==> flow/design.v <==
module AudRecorder(
	input i_rst_n, 
	input i_clk,
	input i_lrc,
	input i_start,
	input i_pause,
	input i_stop,
	input i_data,
	output [19:0] o_address,
	output [15:0] o_data,
    output o_valid,
    output o_full
);
logic [1:0] state, state_next;
logic [20:0] addr, addr_next;
logic [4:0] bit_cnt, bit_cnt_next; 
logic [15:0] data, data_next;
localparam S_IDLE = 2'd0, S_WAIT = 2'd1, S_PROC = 2'd2, S_PAUSE = 2'd3;
localparam ADDR_BASE = {21{1'b1}};  
assign o_address =  addr[19:0]; 
assign o_valid = ((state == S_WAIT) && (bit_cnt == 5'd16));
assign o_data = data;
assign o_full = (addr == {20{1'b1}});
always_comb begin 
    case (state)
        S_IDLE: begin
            addr_next = addr;
            bit_cnt_next = 5'd0;
            data_next = 16'd0;
            if(i_start) begin
                state_next = S_WAIT;
            end
            else begin
                state_next = state;
            end
        end 
        S_WAIT: begin
            if(addr == {20{1'b1}}) begin  
                state_next = S_IDLE;
            end
            if(i_stop) begin
                state_next = S_IDLE;
            end 
            else if(i_pause) begin
                state_next = S_PAUSE;
            end
            else if(i_lrc) begin  
                state_next = S_PROC;
            end else begin
                state_next = state;
            end
            addr_next = addr;
            bit_cnt_next = 5'd0;
            data_next = 16'd0;
        end
        S_PROC: begin
            state_next = state;
            addr_next = addr;
            bit_cnt_next = bit_cnt;
            data_next = data;
            if(i_stop) begin
                state_next = S_IDLE;
                addr_next = ADDR_BASE;
                bit_cnt_next = 5'd0;
                data_next = 16'd0;
            end
            else if(i_pause) begin
                state_next = S_PAUSE;
                addr_next = addr;
                bit_cnt_next = 5'd0;
                data_next = 16'd0;
            end 
            else if(bit_cnt < 5'd16) begin
                state_next = state;
                addr_next = addr;
                bit_cnt_next = bit_cnt + (i_lrc? 1:0);
                data_next = {data[14:0], i_data};
            end 
            else if(!i_lrc) begin  
                state_next = S_WAIT;
                addr_next = addr + 1'd1;
                bit_cnt_next = bit_cnt;
                data_next = data;
            end
        end 
        S_PAUSE: begin
            state_next = state;
            addr_next = addr;  
            bit_cnt_next = 5'd0;
            data_next = 16'd0;
            if(i_stop) begin
                state_next = S_IDLE;
            end
            else if(i_start) begin
                state_next = S_WAIT;
            end
        end
    endcase
end
always_ff @(posedge i_clk, negedge i_rst_n) begin 
    if(~i_rst_n) begin
        state <= S_IDLE;
        addr <= ADDR_BASE;
        bit_cnt <= 5'd0;
        data <= 16'd0;
    end 
    else begin
        state <= state_next;
        addr <= addr_next;
        bit_cnt <= bit_cnt_next;
        data <= data_next;
    end
end
endmodule
# Step by step through the tools: AudRecorder
# What the tools print for AudRecorder, step after step.
# Lines are those of the file above, counted from 1.
# Operators carry their Yosys type and port widths (W data, S select, Z words).
# Cell names lack the library's common part.
# The mark n/a stands for no value.
# inputs
top,AudRecorder
clk_port,i_clk
lib,sky130hd
lib_corner,tt_025C_1v80

# Word-level counts
# Yosys after proc, flatten, opt, wreduce and memory -nomap, before mapping. Memory bits, and registers merged into a memory's read port (data or address), are not among the register bits. Print and check cells are not counted. Equal cells are merged and count once.
# op_classes
addsub,2
n_cmp,1
equal,12
muxes,24
n_logic,1
reduce_logical,5
# ops
cell,n
$mux W21,5
$mux W16,3
$pmux W16 S2,1
$add A21 B1 Y21 const B,1
$eq A21 B20 Y1 const B,1
$mux W2,9
$ne A4 B4 Y1 const B,4
$mux W5,3
$pmux W5 S2,1
$ne A3 B3 Y1 const B,3
$pmux W2 S4,1
$add A5 B1 Y5,1
$lt A5 B5 Y1 const B,1
$eq A5 B5 Y1 const B,1
$eq A2 B2 Y1 const B,2
$reduce_and A4 Y1,1
$reduce_and A3 Y1,1
$reduce_or A3 Y1,1
$eq A2 B1 Y1 const B,1
$logic_not A2 Y1,1
$logic_and A1 B1 Y1,1
$not A1 Y1,1
$mux W1,1
# word_totals
register_bits,44
in_bits,7
output_inout_bits,38
elab_cells,49

# Depth
# Depth = most cells in a row (Yosys ltp): at word level without a register or memory, in the mapped netlist without a sequential cell, where the memories' decode and read muxes count.
# depth
word_depth,6
abc_area,0
depth_mapped,5
depth_no_buf,5

# After synthesis
# Yosys stat after the flow's synthesis: flattened, memories mapped to cells. It holds for the ABC_AREA given above (unset counts as 0); a run with the other value may have another netlist.
# types
cell_type,n,area_total_um2
dfrtp_1,24,600.576
dfstp_2,22,578.054
a22o_1,19,166.41
buf_4,20,150.144
nand3_1,16,80.077
o21ai_0,12,60.058
o31ai_1,7,52.55
nand2_1,11,41.29
ha_1,3,37.536
or4_1,5,37.536
or3_1,5,31.28
a21o_1,4,30.029
nor2_1,8,30.029
and4_1,3,26.275
or3b_1,3,26.275
xnor2_1,3,26.275
nor3_1,5,25.024
buf_6,2,22.522
# Not listed: further types 34, cells in them 50.
# synth_totals
cells,222
area_mm2,0.0023973
sequential_area_mm2,0.0011786
ffs,46
n_buf,28

# Path before layout
# Path of least setup slack by OpenSTA after synthesis, without wires, with an ideal clock, recovery checks aside; 20% of the period is set as input and as output delay. Where synthesis merged equal registers, the netlist keeps one of their names.
# synth_timing
path_type,reg2out
from,register addr[12]
to,output o_full
tclk_ns,2.49
out_delay_ns,0.498
t_first_pin_ns,0.000
arrival_time_ns,1.614
required_ns,1.992
setup_slack_ns,0.378
path_delay_ns,1.614
stages,5
n_path_buf,0
period_less_setup_slack_ns,2.112
# "path_delay_ns" = arrival - input delay + setup time.
# A path that ends at an output port has no setup time.
# "stages" counts driving pins, that of a launching flip-flop among them; a cell with two outputs on the path counts twice.
# "period_less_setup_slack_ns" = period - worst setup slack (recovery checks aside). The figure is calculated, with input and output delays left at 20% of the set period.
# Between the ends stands the longest chain of elaborated cells between them, by number of cells; it is not shown to be the way that was timed. Of several equally long chains one is given.
# Each line given opens the expression or statement behind the cell; cells for indexed reads and writes are added by Yosys, which also makes memories of some case tables.
# synth_between
path_cell_list,dfstp_2 and4_1 nand3_1 or4_1 nor2_1
elab_chain_cells,1
cone_cells,1
classes_between,1 x eq/ne
# synth_lines
element,line_no,source
from (decl),15,"logic [20:0] addr, addr_next;"
from (assign),103,addr <= ADDR_BASE;
from (assign),109,addr <= addr_next;
$eq A21 B20 Y1,23,assign o_full = (addr == {20{1'b1}});
to (decl),12,output o_full

# Path in the finished layout
# From the final timing report of entry A: the path of least setup slack in the routed layout; clock arrival at registers is part of the times.
# layout_timing
path_type,reg2out
from,register addr[15]
to,output o_full
tclk_ns,2.76
out_delay_ns,0.55
t_first_pin_ns,0.29
arrival_time_ns,1.91
required_ns,2.21
setup_slack_ns,0.30
stages,6
n_path_buf,1
# Between the ends stands the longest chain of elaborated cells between them, by number of cells; it is not shown to be the way that was timed. Of several equally long chains one is given.
# layout_between
path_cell_list,dfstp_2 and4_4 nand3_2 or4_4 nor2_2 buf_2
elab_chain_cells,1
cone_cells,1
classes_between,1 x eq/ne
# layout_lines
element,line_no,source
from (decl),15,"logic [20:0] addr, addr_next;"
from (assign),103,addr <= ADDR_BASE;
from (assign),109,addr <= addr_next;
$eq A21 B20 Y1,23,assign o_full = (addr == {20{1'b1}});
to (decl),12,output o_full

Subject: AudRecorder on sky130hd, stored results

Hello all,

Below are 2 stored runs of the flow (Yosys, OpenROAD; platform sky130hd) on AudRecorder, each with its settings and what was measured, unordered. Constraints: input delay and output delay 20% of the set period each, output load 0.01 pF.
"timing.achieved_period_ns" means the clock period less the worst setup slack. The figure is calculated, with input and output delays left at 20% of the set period.
"worst_path_allowed_less_slack_ns": the worst setup path's part of the clock period (all of it between registers, 20% less for each end at a port) less its slack. A launch clock that arrives late makes it longer, a capture clock that arrives late makes it shorter.
By "fin_power_mw" is meant OpenSTA's value without simulated activity: inputs other than the clock are taken to toggle once in ten clock periods, and the tool carries that through the logic.

Entry A, flow files:
==> flow/run.sh <==
#!/bin/bash
# the make line also repeats the synthesis and layout settings of config.mk as NAME=value (left out here)
make -C /OpenROAD-flow-scripts/flow DESIGN_CONFIG=/design/flow/config.mk WORK_HOME=/design/flow/orfs CLKGATE_MAP_FILE= finish
==> flow/config.mk <==
export PLATFORM = sky130hd
export DESIGN_NAME = AudRecorder
export DESIGN_NICKNAME = AudRecorder
export VERILOG_FILES = /design/flow/design.v
export SDC_FILE = /design/flow/constraint.sdc
export NUM_CORES = 4
export LEC_CHECK = 0
export CAP_MARGIN = 20
export CELL_PAD_IN_SITES_DETAIL_PLACEMENT = 0
export CORE_MARGIN = 2
export CORE_UTILIZATION = 20
export CTS_CLUSTER_SIZE = 48
export MIN_ROUTING_LAYER = met1
export PLACE_DENSITY_LB_ADDON = 0.21
export SETUP_SLACK_MARGIN = 0.29
export SLEW_MARGIN = 10
export TNS_END_PERCENT = 15
==> flow/constraint.sdc <==
create_clock -name core_clock -period 2.76 [get_ports {i_clk}]
set_input_delay 0.5520 -clock core_clock [delete_from_list [all_inputs] [get_ports {i_clk}]]
set_output_delay 0.5520 -clock core_clock [all_outputs]
set_load 0.01 [all_outputs]

==> results of entry A, as CSV <==
result,value
post_synth_area_mm2,0.0023973
ws_setup_ns,0.297
total_die_area_mm2,0.0128777
final_util_frac,0.268
worst_path_allowed_less_slack_ns,1.91
path_kind,"reg2out"
fin_power_mw,2.975
timing.achieved_period_ns,2.463
final_cell_area_mm2,0.0030967
fin_tns_ns,0.000

Entry B, flow files:
==> flow/run.sh <==
#!/bin/bash
# the make line also repeats the synthesis and layout settings of config.mk as NAME=value (left out here)
make -C /OpenROAD-flow-scripts/flow DESIGN_CONFIG=/design/flow/config.mk WORK_HOME=/design/flow/orfs CLKGATE_MAP_FILE= finish
==> flow/config.mk <==
export PLATFORM = sky130hd
export DESIGN_NAME = AudRecorder
export DESIGN_NICKNAME = AudRecorder
export VERILOG_FILES = /design/flow/design.v
export SDC_FILE = /design/flow/constraint.sdc
export NUM_CORES = 4
export LEC_CHECK = 0
export CAP_MARGIN = 20
export CORE_MARGIN = 2
export CORE_UTILIZATION = 40
export SETUP_SLACK_MARGIN = -0.07
export SLEW_MARGIN = 20
==> flow/constraint.sdc <==
create_clock -name core_clock -period 2.06 [get_ports {i_clk}]
set_input_delay 0.4120 -clock core_clock [delete_from_list [all_inputs] [get_ports {i_clk}]]
set_output_delay 0.4120 -clock core_clock [all_outputs]
set_load 0.01 [all_outputs]

==> results of entry B, as CSV <==
result,value
worst_path_allowed_less_slack_ns,1.88
path_kind,"reg2out"
fin_power_mw,4.131
timing.achieved_period_ns,2.291
fin_tns_ns,-0.231
ws_setup_ns,-0.231
total_die_area_mm2,0.0066284
final_cell_area_mm2,0.0032481
post_synth_area_mm2,0.0023973
final_util_frac,0.555

Thanks
